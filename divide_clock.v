==> flow/design.v <==
`timescale 1ns / 1ps
module divide_clock(
    input clk, arst,
    output divclk_cntr,
    output divclk_tgl,
    output divclk_pipo,
    output divclk_sipo
    );
    reg [30:0]count_divide;
    always@(posedge clk, posedge arst)
    begin
        if(arst)begin
        count_divide <= 0;
            end
                else begin
                count_divide<= count_divide +1;
                end
    end
    assign divclk_cntr = count_divide[27];
    assign divclk_tgl = count_divide[15];
    assign divclk_pipo = count_divide[5];
    assign divclk_sipo = count_divide[30];
endmodule
Reports on divide_clock
What the tools print for divide_clock, step after step. Lines are those of the file above, counted from 1. Operators carry their Yosys type and port widths (W data, S select, Z words). A cell with -- has no value.

Design top: divide_clock. Clock input: clk. Cell library: sky130hd. Corner: tt_025C_1v80.

Word level
Counts by Yosys on the flattened word-level netlist (proc, flatten, opt, wreduce; memories kept). Register bits leave out memories and registers merged into their read ports (data or address); mux counts leave out enables and synchronous resets folded into registers. Print and check cells are left out. Cells with the same type and inputs are merged into one.

Under $add $sub $neg stands 1.

Operators by type and width (number): $add A31 B1 Y31 const B (1).

For register bits after elaboration the number is 31. For bits of input ports the number is 2. The figure for output and inout port bits is 4. For word-level cells the number is 2.

Depth
Depth = most cells in a row (Yosys ltp): at word level without a register or memory, in the mapped netlist without a sequential cell, where the memories' decode and read muxes count.

Depth in word-level cells: 1. For ABC_AREA the number is 0. For mapped depth the number is 5. For depth with buffers taken out the number is 5.

Mapped cells and area
Source: synth_stat.txt of the flow (Yosys; design flattened, memories mapped). It holds for the ABC_AREA given above (unset counts as 0); a run with the other value may have another netlist.

Cells in the netlist: 112. The entry for mapped area reads 1348.8 µm². Under sequential area stands 775.7 µm². The entry for mapped flip-flops reads 31. Under buffers stands 0.

Cells by type: sky130_fd_sc_hd__dfrtp_1 (number 31, area in all 775.744 µm²); sky130_fd_sc_hd__xnor2_1 (number 22, area in all 192.685 µm²); sky130_fd_sc_hd__nand3_1 (number 14, area in all 70.067 µm²); sky130_fd_sc_hd__xor2_1 (number 7, area in all 61.309 µm²); sky130_fd_sc_hd__nand4_1 (number 8, area in all 50.048 µm²); sky130_fd_sc_hd__nand2_1 (number 7, area in all 26.275 µm²); sky130_fd_sc_hd__nand4_4 (number 1, area in all 21.27 µm²); sky130_fd_sc_hd__nor4_4 (number 1, area in all 21.27 µm²); sky130_fd_sc_hd__and2_1 (number 3, area in all 18.768 µm²); sky130_fd_sc_hd__and3_1 (number 3, area in all 18.768 µm²); sky130_fd_sc_hd__nor2_1 (number 5, area in all 18.768 µm²); sky130_fd_sc_hd__ha_1 (number 1, area in all 12.512 µm²); sky130_fd_sc_hd__nor4_2 (number 1, area in all 12.512 µm²); sky130_fd_sc_hd__inv_1 (number 3, area in all 11.261 µm²); sky130_fd_sc_hd__nor3_2 (number 1, area in all 10.01 µm²); sky130_fd_sc_hd__and4_1 (number 1, area in all 8.758 µm²); sky130_fd_sc_hd__and3_2 (number 1, area in all 7.507 µm²); sky130_fd_sc_hd__nor4_1 (number 1, area in all 6.256 µm²); sky130_fd_sc_hd__nor3_1 (number 1, area in all 5.005 µm²).

Path before layout
OpenSTA on the mapped netlist: ideal clock, no wires. The path of least setup slack (recovery checks aside). Input and output delay are each 20% of the period. Register names are those of the netlist, which keeps one name where synthesis merged equal registers.

Path type: flip-flop to flip-flop. From: reg count_divide[5]. To: reg count_divide[15]. Period: 1830 ps. The figure for library setup time is 125 ps. Under launch time at the first pin stands 0 ps. Arrival: 1336 ps. The entry for required time reads 1705 ps. Under path slack stands 368 ps. For path delay the number is 1461 ps. Under stages stands 5. The figure for path buffers is 0. For period reached after synthesis the number is 1462 ps.

"path delay" is the arrival time less input delay plus setup time. "stages" counts driving pins, that of a launching flip-flop among them; a cell with two outputs on the path counts twice. "period reached after synthesis" is the clock period less the worst setup slack; recovery checks do not enter. This is arithmetic on one report: input and output delays are still those of the set period (20% each). The rows between start and end are the longest chain of elaborated cells between them; the timing report does not say that the signal goes this way. Where chains are equally long, one stands for them. Each line given opens the expression or statement behind the cell; cells for indexed reads and writes are added by Yosys, which also makes memories of some case tables.

Cells stage by stage: sky130_fd_sc_hd__dfrtp_1 sky130_fd_sc_hd__nand4_4 sky130_fd_sc_hd__nor4_4 sky130_fd_sc_hd__nand4_1 sky130_fd_sc_hd__xnor2_1. Length of the longest elaborated chain: 1. The entry for elaborated cells between the ends (all ways) reads 1. Source lines of those cells: 1. Those cells by class: 1 x add/sub.

Ends and longest elaborated chain, post-synthesis: start: declaration (line 9) `reg [30:0]count_divide;`; start: assignment (line 13) `count_divide <= 0;`; start: assignment (line 16) `count_divide<= count_divide +1;`; $add A31 B1 Y31 (line 16); end: assignment (line 13); end: assignment (line 16); end: declaration (line 9).

Timing after layout
From the final timing report of flow run 1: the path of least setup slack in the routed layout; clock arrival at registers is part of the times. The report prints the path's times to 10 ps; the period is as set.

Path type: flip-flop to flip-flop. From: reg count_divide[0]. To: reg count_divide[19]. Period: 1030 ps. The figure for library setup time is 100 ps. Under launch time at the first pin stands 320 ps. Arrival: 1640 ps. The entry for required time reads 1250 ps. Under path slack stands -390 ps. Under stages stands 6. The figure for path buffers is 1.

The rows between start and end are the longest chain of elaborated cells between them; the timing report does not say that the signal goes this way. Where chains are equally long, one stands for them.

Cells stage by stage: sky130_fd_sc_hd__dfrtp_1 sky130_fd_sc_hd__nand3_2 sky130_fd_sc_hd__nor4_4 sky130_fd_sc_hd__buf_6 sky130_fd_sc_hd__nand4_1 sky130_fd_sc_hd__xnor2_1. Length of the longest elaborated chain: 1. The entry for elaborated cells between the ends (all ways) reads 1. Source lines of those cells: 1. Those cells by class: 1 x add/sub.

Ends and longest elaborated chain, after layout: start: declaration (line 9) `reg [30:0]count_divide;`; start: assignment (line 13) `count_divide <= 0;`; start: assignment (line 16) `count_divide<= count_divide +1;`; $add A31 B1 Y31 (line 16); end: assignment (line 13); end: assignment (line 16); end: declaration (line 9).

Design divide_clock on sky130hd. What follows are 2 stored runs of the flow, each under its own settings; their order means nothing. The constraints put input and output delay at 20% of the set period each and load the outputs with 0.01 pF. "reached clock period" is the run's clock period less its worst setup slack. It is reckoned from that one timing run; input and output delays stay at 20% of the period that was set. "critical setup path time" means the part of the period allowed to the worst setup path (the constraints hold back 20% at inputs and 20% at outputs) less its slack; where the path has registers, the arrival times of their clocks count too. By "total power after layout" is meant OpenSTA's value without simulated activity: inputs other than the clock are taken to toggle once in ten clock periods, and the tool carries that through the logic. "critical setup path time" is given in steps of 10 ps.

Files of flow run 1:
==> flow/run.sh <==
#!/bin/bash
# the make line also repeats the synthesis and layout settings of config.mk as NAME=value (left out here)
make -C /OpenROAD-flow-scripts/flow DESIGN_CONFIG=/design/flow/config.mk WORK_HOME=/design/flow/orfs CLKGATE_MAP_FILE= finish
==> flow/config.mk <==
export PLATFORM = sky130hd
export DESIGN_NAME = divide_clock
export DESIGN_NICKNAME = divide_clock
export VERILOG_FILES = /design/flow/design.v
export SDC_FILE = /design/flow/constraint.sdc
export NUM_CORES = 4
export LEC_CHECK = 0
export CAP_MARGIN = 20
export CORE_MARGIN = 2
export CORE_UTILIZATION = 40
export SLEW_MARGIN = 20
==> flow/constraint.sdc <==
create_clock -name core_clock -period 1.03 [get_ports {clk}]
set_input_delay 0.2060 -clock core_clock [delete_from_list [all_inputs] [get_ports {clk}]]
set_output_delay 0.2060 -clock core_clock [all_outputs]
set_load 0.01 [all_outputs]

Results of flow run 1. The final design utilization comes to 65.8%. For the summed negative setup slack the run shows -8680 ps. The total power after layout comes to 0.002066 W. The area of the die comes to 3852.7 µm². The post-synthesis cell area reads 1348.8 µm². For the critical setup path time the run shows 1420 ps. Worst setup path type: flip-flop to flip-flop. The reached clock period stands at 1420 ps. The standard-cell area after layout comes to 2159.6 µm². The setup slack of the worst path is -390 ps.

Files of flow run 2:
==> flow/run.sh <==
#!/bin/bash
# the make line also repeats the synthesis and layout settings of config.mk as NAME=value (left out here)
make -C /OpenROAD-flow-scripts/flow DESIGN_CONFIG=/design/flow/config.mk WORK_HOME=/design/flow/orfs CLKGATE_MAP_FILE= finish
==> flow/config.mk <==
export PLATFORM = sky130hd
export DESIGN_NAME = divide_clock
export DESIGN_NICKNAME = divide_clock
export VERILOG_FILES = /design/flow/design.v
export SDC_FILE = /design/flow/constraint.sdc
export NUM_CORES = 4
export LEC_CHECK = 0
export ABC_AREA = 0
export CAP_MARGIN = 40
export CORE_MARGIN = 2
export CORE_UTILIZATION = 68
export GPL_ROUTABILITY_DRIVEN = 0
export GPL_TIMING_DRIVEN = 0
export PLACE_DENSITY_LB_ADDON = 0.27
export SLEW_MARGIN = 35
export TNS_END_PERCENT = 45
==> flow/constraint.sdc <==
create_clock -name core_clock -period 1.77 [get_ports {clk}]
set_input_delay 0.3540 -clock core_clock [delete_from_list [all_inputs] [get_ports {clk}]]
set_output_delay 0.3540 -clock core_clock [all_outputs]
set_load 0.01 [all_outputs]

Results of flow run 2. The standard-cell area after layout comes to 1525.2 µm². The final design utilization comes to 79.4%. The area of the die comes to 2355.7 µm². The total power after layout comes to 0.001112 W. For the critical setup path time the run shows 1350 ps. Worst setup path type: flip-flop to output port. The setup slack of the worst path is 61 ps. The reached clock period stands at 1709 ps. The post-synthesis cell area reads 1348.8 µm². For the summed negative setup slack the run shows 0 ps.
